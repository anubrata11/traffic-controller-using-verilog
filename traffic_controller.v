==> flow/design.v <==
`timescale 1ns / 1ps
module traffic_controller(
    input clk,rst,
    input in_ped_ns, in_ped_ew,
    output reg[2:0] signal_ns,signal_ew,
    output reg out_ped_ns,out_ped_ew
    );
    reg[2:0]current_state;
    parameter [2:0]s0=3'b000;  
    parameter [2:0]s1=3'b001;  
    parameter [2:0]s2=3'b010;  
    parameter [2:0]s3=3'b011;  
    parameter [2:0]s4=3'b100;  
    parameter [2:0]s5=3'b101;  
    parameter[2:0]sig0=3'b100;  
    parameter[2:0]sig1=3'b010;  
    parameter[2:0]sig2=3'b001;  
    reg[2:0]count=3'b000;  
    always@(posedge clk) begin
    if(rst) begin
        signal_ns=sig0;
        signal_ew=sig0;
        current_state=s0;
        out_ped_ns=0;
        out_ped_ew=0;
    end
    else begin
        case(current_state)
        s0:begin
           count<=count+1;
           signal_ns<=sig0;
           signal_ew<=sig0;
           if(in_ped_ns) 
             out_ped_ns=1;
           if(in_ped_ew)
             out_ped_ew=1;
           if(count<=3'd1) begin
                current_state<=s1;
                count<=3'd0;
           end
           else 
                current_state<=s0;   
           end
        s1:begin
           count<=count+1;
           signal_ns<=sig1;
           signal_ew<=sig0;
           if(in_ped_ns)
                out_ped_ns=1;
           else if(in_ped_ew)
                out_ped_ew=0;
           if(count<=3'd1) begin
                     current_state<=s2;
                     count<=3'd0;
           end
           else 
                     current_state<=s1;   
           end
        s2:begin
           count<=count+1;
           signal_ns<=sig2;
           signal_ew<=sig0;
           if(in_ped_ns)
                out_ped_ns=1;
           if(in_ped_ew)
                out_ped_ew=0;
           if(count==3'd4)begin
                current_state<=s3;
                count<=3'd0;
           end
           else
                current_state<=s2;
           end
        s3:begin
           count<=count+1;
           signal_ns<=sig1;
           signal_ew<=sig1;
           if(in_ped_ns)
                out_ped_ns<=0;
           if(in_ped_ew)
                out_ped_ew<=0;
           if(count<=3'd1) begin
                     current_state<=s4;
                     count<=3'd0;
                end
                else 
                     current_state<=s3;   
           end
        s4:begin
           count<=count+1;
           signal_ns<=sig0;
           signal_ew<=sig2;
           if(in_ped_ns)
                out_ped_ns=0;
           if(in_ped_ew)
                out_ped_ew=1;
           if(count==3'd4) begin
                current_state<=s5;
                count<=3'd0;
           end
           else
                current_state<=s4;
           end
        s5:begin
           count<=count+1;
           signal_ns<=sig0;
           signal_ew<=sig1;
           if(in_ped_ns)
                out_ped_ns<=0;
           if(in_ped_ew)
                out_ped_ew<=1;
           if(count<=3'd1) begin
                     current_state<=s0;
                     count<=3'd0;
                end
                else 
                     current_state<=s5;   
           end
         endcase
       end
    end
endmodule
-- Reports on traffic_controller
The steps from the RTL of traffic_controller to its reports follow in flow order.
Lines are those of the file above, counted from 1.
A cell with -- has no value.
- design top: traffic_controller
- clock input: clk
- library: sky130hd
- library corner: tt_025C_1v80

-- Elaborated design
Yosys after proc, flatten, opt, wreduce and memory -nomap, before mapping. Memory bits, and registers merged into a memory's read port (data or address), are not among the register bits. Print and check cells are not counted.
- word-level cells: 55
- noted output and inout port bits: 8
- noted register bits: 14
- add/sub/neg operators: 1
- equal/unequal tests: 10
- bitwise operators at 1
- noted magnitude comparators: 1
- mux-type cells at 19
- reductions and logical operators at 17
- operator list (kind ; number):
    3-bit case mux with 6-bit select ; 1
    3-bit case mux with 3-bit select ; 2
    3-bit two-way mux ; 4
    3-bit == test (second input constant) ; 3
    3-bit nonzero test ; 3
    3-bit OR reduction ; 3
    2-bit OR reduction ; 4
    1-bit two-way mux ; 8
    2-bit by 1-bit != test with 1-bit output (second input constant) ; 3
    3-bit by 2-bit == test with 1-bit output (second input constant) ; 2
    3-bit AND reduction ; 2
    6-bit nonzero test ; 1
    3-bit case mux with 2-bit select ; 1
    4-bit OR reduction ; 1
    3-bit by 1-bit adder with 3-bit output (second input constant) ; 1
    3-bit by 1-bit less-or-equal comparator with 1-bit output (second input constant) ; 1
    3-bit by 1-bit == test with 1-bit output (second input constant) ; 1
    3-bit zero test ; 1
    1-bit case mux with 3-bit select ; 1
    2-bit != test (second input constant) ; 1
    2-bit AND reduction ; 1
    2-bit nonzero test ; 1
    1-bit case mux with 2-bit select ; 1
    2-bit two-way mux ; 1
    1-bit inverter ; 1

-- Logic depth
Depth = most cells in a row (Yosys ltp): at word level without a register or memory, in the mapped netlist without a sequential cell, where the memories' decode and read muxes count.
- depth in word-level cells: 4
- noted ABC_AREA: 0
- depth in mapped cells: 5
- noted gate-level depth less buffers: 5

-- Netlist
The flow's flattened synthesis, as Yosys stat reports it; memories are mapped. The netlist is that of the ABC_AREA named above (0 if unset); the other value can give another one.
- cells by type (cell type ; number ; area in all (um^2)):
    sky130_fd_sc_hd__dfxtp_1 ; 14 ; 280.269
    sky130_fd_sc_hd__edfxtp_1 ; 3 ; 90.086
    sky130_fd_sc_hd__nor2_1 ; 14 ; 52.55
    sky130_fd_sc_hd__ha_1 ; 2 ; 25.024
    sky130_fd_sc_hd__nand2_1 ; 6 ; 22.522
    sky130_fd_sc_hd__nor4_4 ; 1 ; 21.27
    sky130_fd_sc_hd__o211a_1 ; 2 ; 20.019
    sky130_fd_sc_hd__or3_1 ; 3 ; 18.768
    sky130_fd_sc_hd__a32oi_1 ; 2 ; 17.517
    sky130_fd_sc_hd__a21oi_1 ; 3 ; 15.014
    sky130_fd_sc_hd__a22oi_1 ; 2 ; 15.014
    sky130_fd_sc_hd__buf_6 ; 1 ; 11.261
    sky130_fd_sc_hd__a21bo_1 ; 1 ; 10.01
    sky130_fd_sc_hd__mux2i_1 ; 1 ; 10.01
    sky130_fd_sc_hd__o21ai_0 ; 2 ; 10.01
    sky130_fd_sc_hd__a211o_1 ; 1 ; 8.758
    sky130_fd_sc_hd__a21oi_2 ; 1 ; 8.758
    sky130_fd_sc_hd__a311oi_1 ; 1 ; 8.758
Other cell types: 15; their cells: 17.
- noted cell count: 77
- noted buffer cells: 4
- noted flip-flops: 17
- noted chip area (Yosys): 748.2 um^2

-- Timing after synthesis
Path of least setup slack by OpenSTA after synthesis, without wires, with an ideal clock, recovery checks aside; 20% of the period is set as input and as output delay. Where synthesis merged equal registers, the netlist keeps one of their names.
- path type: reg-to-reg
- from: reg count[2]
- to: reg count[0]
- driving pins on the path: 5
- noted time at the first pin: 0.000 ns
- clock period: 1.41 ns
- data required time at 1.154 ns
- delay of the path: 1.355 ns
- noted buffers on the path: 2
- arrival time: 1.099 ns
- slack at 0.055 ns
- synthesis period reached at 1.355 ns
"delay of the path" is the arrival time less input delay plus setup time.
"driving pins on the path": output pins that drive a net of the path, with the launching flip-flop's if there is one; two outputs of one cell count as two.
"synthesis period reached" = period - worst setup slack (recovery checks aside). The figure is calculated, with input and output delays left at 20% of the set period.
Between the ends stands the longest chain of elaborated cells between them, by number of cells; it is not shown to be the way that was timed. Of several equally long chains one is given.
A line is the first line of the expression or statement that the cell stems from. Yosys adds cells for indexed reads and writes and turns some case tables into memories.
A register here has more assigning lines than the two given.
- cells stage by stage: sky130_fd_sc_hd__edfxtp_1 > sky130_fd_sc_hd__clkbuf_1 > sky130_fd_sc_hd__or2_2 > sky130_fd_sc_hd__buf_2 > sky130_fd_sc_hd__o211a_1
- noted cells in the longest elaborated chain: 3
- RTL lines, path post-synthesis (element ; line ; source):
    from (decl) ; 18 ; reg[2:0]count=3'b000;
    from (assign) ; 30 ; count<=count+1;
    from (assign) ; 45 ; count<=count+1;
    3-bit by 1-bit less-or-equal comparator with 1-bit output ; 37 ; if(count<=3'd1) begin
    3-bit two-way mux ; 37 ;
    3-bit case mux with 2-bit select ; 28 ; case(current_state)
    to (assign) ; 30 ;
    to (assign) ; 45 ;
    to (decl) ; 18 ;

Lab notebook: traffic_controller

2 stored runs of traffic_controller in the flow (synthesis by Yosys, layout by OpenROAD, sky130hd cells), in arbitrary order. Constraints: input delay and output delay 20% of the set period each, output load 0.01 pF.

Run 1
Settings were period_ns = 1.06; CORE_UTILIZATION = 68; SETUP_SLACK_MARGIN = 0.23; PLACE_DENSITY_LB_ADDON = 0.27; CELL_PAD_IN_SITES_DETAIL_PLACEMENT = 0; TNS_END_PERCENT = 40; GPL_ROUTABILITY_DRIVEN = 0; CAP_MARGIN = 10; MIN_ROUTING_LAYER = met1; MAX_ROUTING_LAYER = met5; CORE_MARGIN = 2; SLEW_MARGIN = 20
- no results, placement failed with FLW-0024

Run 2
Settings were period_ns = 1.25; CORE_UTILIZATION = 70; SETUP_SLACK_MARGIN = -0.08; CORE_ASPECT_RATIO = 0.87; TNS_END_PERCENT = 40; SLEW_MARGIN = 30; MIN_ROUTING_LAYER = met1; MAX_ROUTING_LAYER = met5; CAP_MARGIN = 20; CORE_MARGIN = 2
- no results, floorplanning failed with PDN-0185
